==> flow/design.v <==
module debounce(
input logic clk, noisy,
output logic debounced);
typedef enum {S0, S1, S2, S3} StateType;
StateType current_state = S0;
logic timerDone;
always_ff @(posedge clk)
	case (current_state)
		S0: if (noisy) 
				current_state <= S1;
		S1: if (~noisy) 
				current_state <= S0;
			else if (noisy && timerDone) 
				current_state <= S2;
		S2: if (~noisy)
				current_state <= S3;
		S3: if (noisy)
				current_state <= S2;
			else if (~noisy && timerDone)
				current_state <= S0;
	endcase
logic clrTimer;
always_comb 
begin
	clrTimer = 0;
	debounced = 0;
	case (current_state)
		S0: clrTimer = 1;
		S2: begin
				debounced = 1;
				clrTimer = 1;
			end
		S3: debounced = 1;
	endcase
end
logic[18:0] expandedClk;
always_ff @(negedge clk)
	if (clrTimer) 
	    begin
		     expandedClk <= 0;
		     timerDone = 0;
		end
	else 
	    begin
		expandedClk <= expandedClk + 1;
	    if (expandedClk == 19'd499999)
			timerDone = 1;
		end
endmodule
From RTL to reports: debounce
The steps from the RTL of debounce to its reports follow in flow order.
Lines are those of the file above, counted from 1.
Operators carry their Yosys type and port widths (W data, S select, Z words).
The mark - stands for no value.
- top: debounce
- clock: clk
- standard-cell library: sky130hd
- library corner: tt_025C_1v80

Word-level counts
Counts by Yosys on the flattened word-level netlist (proc, flatten, opt, wreduce; memories kept). Register bits leave out memories and registers merged into their read ports (data or address). Print and check cells are left out. Cells with the same type and inputs are merged into one.
- register bits after elaboration at 52
- input port bits at 2
- add/sub/neg operators: 1
- noted equal/unequal tests: 8
- noted multiplexer cells: 9
- bitwise operators: 1
- reduce/logical cells: 7
- operators with widths (operator ; count):
    $mux W32 ; 6
    $pmux W32 S4 ; 1
    $eq A32 B2 Y1 const B ; 2
    $eq A32 B1 Y1 const B ; 1
    $logic_not A32 Y1 ; 1
    $add A19 B1 Y19 const B ; 1
    $eq A19 B19 Y1 const B ; 1
    $ne A3 B3 Y1 const B ; 2
    $reduce_and A5 Y1 ; 1
    $ne A2 B2 Y1 const B ; 2
    $reduce_or A2 Y1 ; 2
    $reduce_bool A4 Y1 ; 1
    $logic_and A1 B1 Y1 ; 2
    $mux W1 ; 2
    $not A1 Y1 ; 1

Longest topological paths
Longest topological path by Yosys (ltp), each cell counted once; first at word level (registers and memories cut), then after technology mapping (sequential cells cut; the memories' decode and read muxes count).
- depth in word-level cells: 5
- ABC_AREA: 0
- noted gate-level depth with buffers: 5
- depth with buffers taken out: 5

Mapped cells and area
The flow's flattened synthesis, as Yosys stat reports it; memories are mapped. The netlist is that of the ABC_AREA named above (0 if unset); the other value can give another one.
Totals and module areas in this step are rounded.
- cells by type (type ; count):
    sky130_fd_sc_hd__dfxtp_1 ; 20
    sky130_fd_sc_hd__xnor2_1 ; 11
    sky130_fd_sc_hd__nor2_1 ; 17
    sky130_fd_sc_hd__edfxtp_1 ; 2
    sky130_fd_sc_hd__inv_1 ; 7
    sky130_fd_sc_hd__a21oi_1 ; 5
    sky130_fd_sc_hd__nand3_1 ; 5
    sky130_fd_sc_hd__nor4_1 ; 4
    sky130_fd_sc_hd__or3_1 ; 4
    sky130_fd_sc_hd__buf_6 ; 2
    sky130_fd_sc_hd__or4_1 ; 3
    sky130_fd_sc_hd__nand3_2 ; 2
    sky130_fd_sc_hd__nand4_1 ; 3
    sky130_fd_sc_hd__nor4b_1 ; 2
    sky130_fd_sc_hd__xor2_1 ; 2
    sky130_fd_sc_hd__nor3_1 ; 3
    sky130_fd_sc_hd__o31ai_1 ; 2
    sky130_fd_sc_hd__ha_1 ; 1
Other cell types: 11; their cells: 16.
- standard cells after synthesis: 111
- noted mapped area: 998.5 µm²
- sequential part of the area at 460.4 µm²
- flip-flop cells: 22

==> results <==
Settings and measured results of 2 stored flow runs for module debounce (sky130hd), not sorted in any way. The constraints put input and output delay at 20% of the set period each and load the outputs with 0.01 pF.
By "power consumption" is meant OpenSTA's value without simulated activity: inputs other than the clock are taken to toggle once in ten clock periods, and the tool carries that through the logic.
The results are shown rounded.

Entry A

==> flow/run.sh <==
#!/bin/bash
# the make line also repeats the synthesis and layout settings of config.mk as NAME=value (left out here)
make -C /OpenROAD-flow-scripts/flow DESIGN_CONFIG=/design/flow/config.mk WORK_HOME=/design/flow/orfs CLKGATE_MAP_FILE= finish
==> flow/config.mk <==
export PLATFORM = sky130hd
export DESIGN_NAME = debounce
export DESIGN_NICKNAME = debounce
export VERILOG_FILES = /design/flow/design.v
export SDC_FILE = /design/flow/constraint.sdc
export NUM_CORES = 4
export LEC_CHECK = 0
export CAP_MARGIN = 20
export CORE_MARGIN = 4
export CORE_UTILIZATION = 19
export GPL_ROUTABILITY_DRIVEN = 0
export HOLD_SLACK_MARGIN = 0.14
export PLACE_DENSITY_LB_ADDON = 0.19
export SETUP_SLACK_MARGIN = 0.24
export SLEW_MARGIN = 20
==> flow/constraint.sdc <==
create_clock -name core_clock -period 3.57 [get_ports {clk}]
set_input_delay 0.7140 -clock core_clock [delete_from_list [all_inputs] [get_ports {clk}]]
set_output_delay 0.7140 -clock core_clock [all_outputs]
set_load 0.01 [all_outputs]

Measured in entry A:
- worst setup slack after layout: 0.675 ns
- total die area at 6,479 µm²
- power consumption at 652.6 µW
- post-route worst hold slack at 0.465 ns
- noted the chip area in the Yosys report: 998.5 µm²
- noted the standard-cell area after layout: 1,210 µm²
- noted the utilization after routing: 23.7%
- total negative slack at 0.000 ns

Entry B

==> flow/run.sh <==
#!/bin/bash
# the make line also repeats the synthesis and layout settings of config.mk as NAME=value (left out here)
make -C /OpenROAD-flow-scripts/flow DESIGN_CONFIG=/design/flow/config.mk WORK_HOME=/design/flow/orfs CLKGATE_MAP_FILE= finish
==> flow/config.mk <==
export PLATFORM = sky130hd
export DESIGN_NAME = debounce
export DESIGN_NICKNAME = debounce
export VERILOG_FILES = /design/flow/design.v
export SDC_FILE = /design/flow/constraint.sdc
export NUM_CORES = 4
export LEC_CHECK = 0
export CAP_MARGIN = 20
export CELL_PAD_IN_SITES_DETAIL_PLACEMENT = 2
export CORE_ASPECT_RATIO = 0.51
export CORE_MARGIN = 5
export CORE_UTILIZATION = 39
export GPL_ROUTABILITY_DRIVEN = 0
export MAX_ROUTING_LAYER = met4
export PLACE_DENSITY = 0.75
export SLEW_MARGIN = 0
==> flow/constraint.sdc <==
create_clock -name core_clock -period 1.68 [get_ports {clk}]
set_input_delay 0.3360 -clock core_clock [delete_from_list [all_inputs] [get_ports {clk}]]
set_output_delay 0.3360 -clock core_clock [all_outputs]
set_load 0.01 [all_outputs]

Entry B: did not finish, routing stopped with DPL-0033.
